==> flow/design.v <==
`timescale 1ns / 1ps
module bram_16x256(
    input clk,
    input [7:0] write_addr,
    input [15:0] write_data,
    input write_enable,
    input [7:0] read_addr,
    output reg [15:0] read_data
);
(* ram_style = "block" *)
reg [15:0] memory [255:0];
always_ff @(posedge clk) begin
    if (write_enable) begin
        memory [write_addr] <= write_data;
    end
    read_data <= memory [read_addr];
end
endmodule
`timescale 1ns / 1ps
module oam_memory(
    input wire clk,               
    input wire reset,
    input wire[5:0]  read_addr,   
    input wire[6:0]  write_addr,  
    input wire[15:0] write_data,
    input wire  write_enable,
    output reg [31:0] read_data
);
wire enable [1:0];
generate;
    genvar i;
    for(i=0; i<2; i++) begin: myram_gen
        assign enable[i] = write_enable && (write_addr[0] == i);
        bram_16x256 myram (
            .clk(clk),
            .write_addr({2'b00,write_addr[6:1]}),
            .write_data(write_data),
            .write_enable(enable[i]),
            .read_addr({2'b00,read_addr}),
            .read_data(read_data[16*i+15 -: 16])
        );
    end
endgenerate
endmodule
---- Step by step through the tools: oam_memory ----
What the tools print for oam_memory, step after step.
Lines are those of the file above, counted from 1.
Library cell names are shortened.
The mark n/a stands for no value.
inputs
  top ..................................... oam_memory
  clock port .............................. clk
  standard-cell library ................... sky130hd
  timing corner ........................... tt_025C_1v80

---- Word level ----
Source: Yosys, flattened and elaborated, memories not mapped. Widths are those after wreduce; folded enables and synchronous resets count as part of the registers. Registers that Yosys merges into a memory's read port (data or address) are not register bits. Print and check cells do not count. Equal cells are merged and count once.
Memory sizes are those after Yosys's memory passes, which may raise the word count (mostly to a power of two), join words into wider ones and drop unused or constant bits.
word-level totals
  register bits after elaboration ......... 0
  memory bits (writable) .................. 8192
  word width x clocked read ports ......... 32
  memories ................................ 2
  input port bits ......................... 32
  cells after elaboration ................. 11
memory list
  name                       words  bits a word  rd ports  wr ports  RTL line  RTL
  myram_gen[0].myram.memory  256    16           1         1         11        reg [15:0] memory [255:0];
  myram_gen[1].myram.memory  256    16           1         1         11
cells by class
  multiplexer cells ....................... 6
  bitwise logic cells ..................... 1
  reductions and logical operators ........ 2
operators with widths
  operator            count
  16-bit two-way mux  2
  8-bit two-way mux   2
  1-bit logical AND   2
  1-bit two-way mux   2
  1-bit NOT           1

---- Logic depth ----
Depth = most cells in a row (Yosys ltp): at word level without a register or memory, in the mapped netlist without a sequential cell, where the memories' decode and read muxes count.
logic depth
  word-level depth ........................ 3
  ABC_AREA ................................ 0
  depth in mapped cells ................... 10
  mapped depth without buffers ............ 5

---- After synthesis ----
Yosys stat after the flow's synthesis: flattened, memories mapped to cells. It holds for the ABC_AREA given above (unset counts as 0); a run with the other value may have another netlist.
mapped netlist
  cell count .............................. 3543
  mapped area ............................. 79105.9 um2
  sequential part of the area ............. 62139.6 um2
  flip-flops .............................. 2080
  buffer cells ............................ 197
cells by type
  cell type  count
  edfxtp_1   2048
  mux4_2     488
  mux2i_1    122
  nor2_1     202
  dfxtp_1    32
  a221oi_1   47
  o22ai_1    64
  mux2_2     30
  buf_2      67
  a21oi_1    61
  o221ai_1   33
  buf_4      37
  clkbuf_1   66
  o21ai_0    45
  buf_6      16
  nand2_1    47
  nor2b_1    13
  nor3_1     16
Other cell types: 20; their cells: 109.
By module: a second synthesis without flattening, with its own total; a netlist apart from the flattened one above.
unflattened totals
  cell total of the unflattened synthesis .. 14723
  area (unflattened synthesis) ............ 317449.5 um2
Rows give one instance, submodules left out.
modules
  module       times used  cells  area (um2)  sequential area (um2)
  bram_16x256  2           7360   158714.7    123318.3
  oam_memory   1           3      20.0        0.0

---- Worst setup path after synthesis ----
OpenSTA on the mapped netlist: ideal clock, no wires. The path of least setup slack (recovery checks aside). Input and output delay are each 20% of the period. Register names are those of the netlist, which keeps one name where synthesis merged equal registers.
path after synthesis
  path kind ............................... input -> register
  start point ............................. input write_enable
  end point ............................... memory myram_gen[0].myram.memory[48][0]
  period .................................. 2020 ps
  library setup time ...................... 388 ps
  arrival time ............................ 1766 ps
  data required time ...................... 1632 ps
  slack ................................... -134 ps
  path delay .............................. 1750 ps
  driving pins on the path ................ 4
  path buffers ............................ 1
  synthesis period reached ................ 2154 ps
"path delay" is the arrival time less input delay plus setup time.
"driving pins on the path" counts driving pins, that of a launching flip-flop among them; a cell with two outputs on the path counts twice.
"synthesis period reached" is the clock period less the worst setup slack; recovery checks do not enter. This is arithmetic on one report: input and output delays are still those of the set period (20% each).
The rows between start and end are the longest chain of elaborated cells between them; the timing report does not say that the signal goes this way. Where chains are equally long, one stands for them.
Each line given opens the expression or statement behind the cell; cells for indexed reads and writes are added by Yosys, which also makes memories of some case tables.
The path ends at the enable pin of a flip-flop; only ways to that pin are counted.
between the ends, after synthesis
  cells stage by stage .................... nor2b_1 > nand3_1 > clkbuf_1 > nor2_1
  length of the longest elaborated chain .. 2
  elaborated cells on any way between the ends .. 3
  source lines of those cells ............. 2
  classes of those cells .................. 2 x mux; 1 x reduce/logical
ends and longest elaborated chain, after synthesis
  element            RTL line  RTL
  start, declared    26        input wire  write_enable,
  1-bit logical AND  33        assign enable[i] = write_enable && (write_addr[0] == i);
  8-bit two-way mux  13        if (write_enable) begin
  end, declared      11        reg [15:0] memory [255:0];

---- Timing after layout ----
From the final timing report of run 1: the path of least setup slack in the routed layout; clock arrival at registers is part of the times.
The report prints the path's times to 10 ps; the period is as set.
path after layout
  path kind ............................... register -> output
  start point ............................. register myram_gen[1].myram.read_data[8]
  end point ............................... output read_data[24]
  period .................................. 2370 ps
  arrival time ............................ 1820 ps
  data required time ...................... 1900 ps
  slack ................................... 70 ps
  driving pins on the path ................ 2
  path buffers ............................ 1
between the ends, after layout
  cells stage by stage .................... dfxtp_2 > clkdlybuf4s50_1
  length of the longest elaborated chain .. 0
  elaborated cells on any way between the ends .. 0
  source lines of those cells ............. 0
ends and longest elaborated chain, after layout
  element          RTL line  RTL
  start, declared  8         output reg [15:0] read_data
  end, declared    27        output reg [31:0] read_data

Add stored flow runs of oam_memory

Design oam_memory on sky130hd. What follows are 2 stored runs of the flow, each under its own settings; their order means nothing. The constraints put input and output delay at 20% of the set period each and load the outputs with 0.01 pF.
"clock period achieved" = clock period - worst setup slack. The figure is calculated, with input and output delays left at 20% of the set period.
"allowed time less slack (worst setup path)" means the part of the period allowed to the worst setup path (the constraints hold back 20% at inputs and 20% at outputs) less its slack; where the path has registers, the arrival times of their clocks count too.
"total power of the final layout" is the tool's figure for a default switching activity; nothing was simulated.
"allowed time less slack (worst setup path)" is known to 10 ps.

======== run 1 ========
==> flow/run.sh <==
#!/bin/bash
# the make line also repeats the synthesis and layout settings of config.mk as NAME=value (left out here)
make -C /OpenROAD-flow-scripts/flow DESIGN_CONFIG=/design/flow/config.mk WORK_HOME=/design/flow/orfs CLKGATE_MAP_FILE= finish
==> flow/config.mk <==
export PLATFORM = sky130hd
export DESIGN_NAME = oam_memory
export DESIGN_NICKNAME = oam_memory
export VERILOG_FILES = /design/flow/design.v
export SDC_FILE = /design/flow/constraint.sdc
export NUM_CORES = 4
export LEC_CHECK = 0
export CAP_MARGIN = 15
export CELL_PAD_IN_SITES_DETAIL_PLACEMENT = 0
export CELL_PAD_IN_SITES_GLOBAL_PLACEMENT = 1
export CORE_ASPECT_RATIO = 1.98
export CORE_MARGIN = 2
export CORE_UTILIZATION = 34
export CTS_CLUSTER_DIAMETER = 254
export MIN_ROUTING_LAYER = met1
export PLACE_DENSITY = 0.43
export SLEW_MARGIN = 20
export TNS_END_PERCENT = 65
==> flow/constraint.sdc <==
create_clock -name core_clock -period 2.37 [get_ports {clk}]
set_input_delay 0.4740 -clock core_clock [delete_from_list [all_inputs] [get_ports {clk}]]
set_output_delay 0.4740 -clock core_clock [all_outputs]
set_load 0.01 [all_outputs]

-------- measured, run 1 --------
  standard-cell area after layout ......... 96954.2 um2
  allowed time less slack (worst setup path) .. 1820 ps
  critical path type ...................... register -> output
  full die area ........................... 236767.0 um2
  worst hold slack in the final report .... 73 ps
  total power of the final layout ......... 77525 µW
  clock period achieved ................... 2297 ps
  area of the synthesized netlist ......... 79105.9 um2
  setup slack of the worst path ........... 73 ps

======== run 2 ========
==> flow/run.sh <==
#!/bin/bash
# the make line also repeats the synthesis and layout settings of config.mk as NAME=value (left out here)
make -C /OpenROAD-flow-scripts/flow DESIGN_CONFIG=/design/flow/config.mk WORK_HOME=/design/flow/orfs CLKGATE_MAP_FILE= finish
==> flow/config.mk <==
export PLATFORM = sky130hd
export DESIGN_NAME = oam_memory
export DESIGN_NICKNAME = oam_memory
export VERILOG_FILES = /design/flow/design.v
export SDC_FILE = /design/flow/constraint.sdc
export NUM_CORES = 4
export LEC_CHECK = 0
export CAP_MARGIN = 20
export CORE_ASPECT_RATIO = 0.62
export CORE_MARGIN = 2
export CORE_UTILIZATION = 59
export CTS_CLUSTER_SIZE = 82
export MIN_ROUTING_LAYER = met1
export PLACE_DENSITY = 0.66
export SLEW_MARGIN = 25
export TNS_END_PERCENT = 95
==> flow/constraint.sdc <==
create_clock -name core_clock -period 3.83 [get_ports {clk}]
set_input_delay 0.7660 -clock core_clock [delete_from_list [all_inputs] [get_ports {clk}]]
set_output_delay 0.7660 -clock core_clock [all_outputs]
set_load 0.01 [all_outputs]

-------- measured, run 2 --------
  area of the synthesized netlist ......... 79105.9 um2
  standard-cell area after layout ......... 89153.0 um2
  setup slack of the worst path ........... 1206 ps
  full die area ........................... 137107.0 um2
  worst hold slack in the final report .... 274 ps
  total power of the final layout ......... 44975 µW
  clock period achieved ................... 2624 ps
  allowed time less slack (worst setup path) .. 1860 ps
  critical path type ...................... input -> register
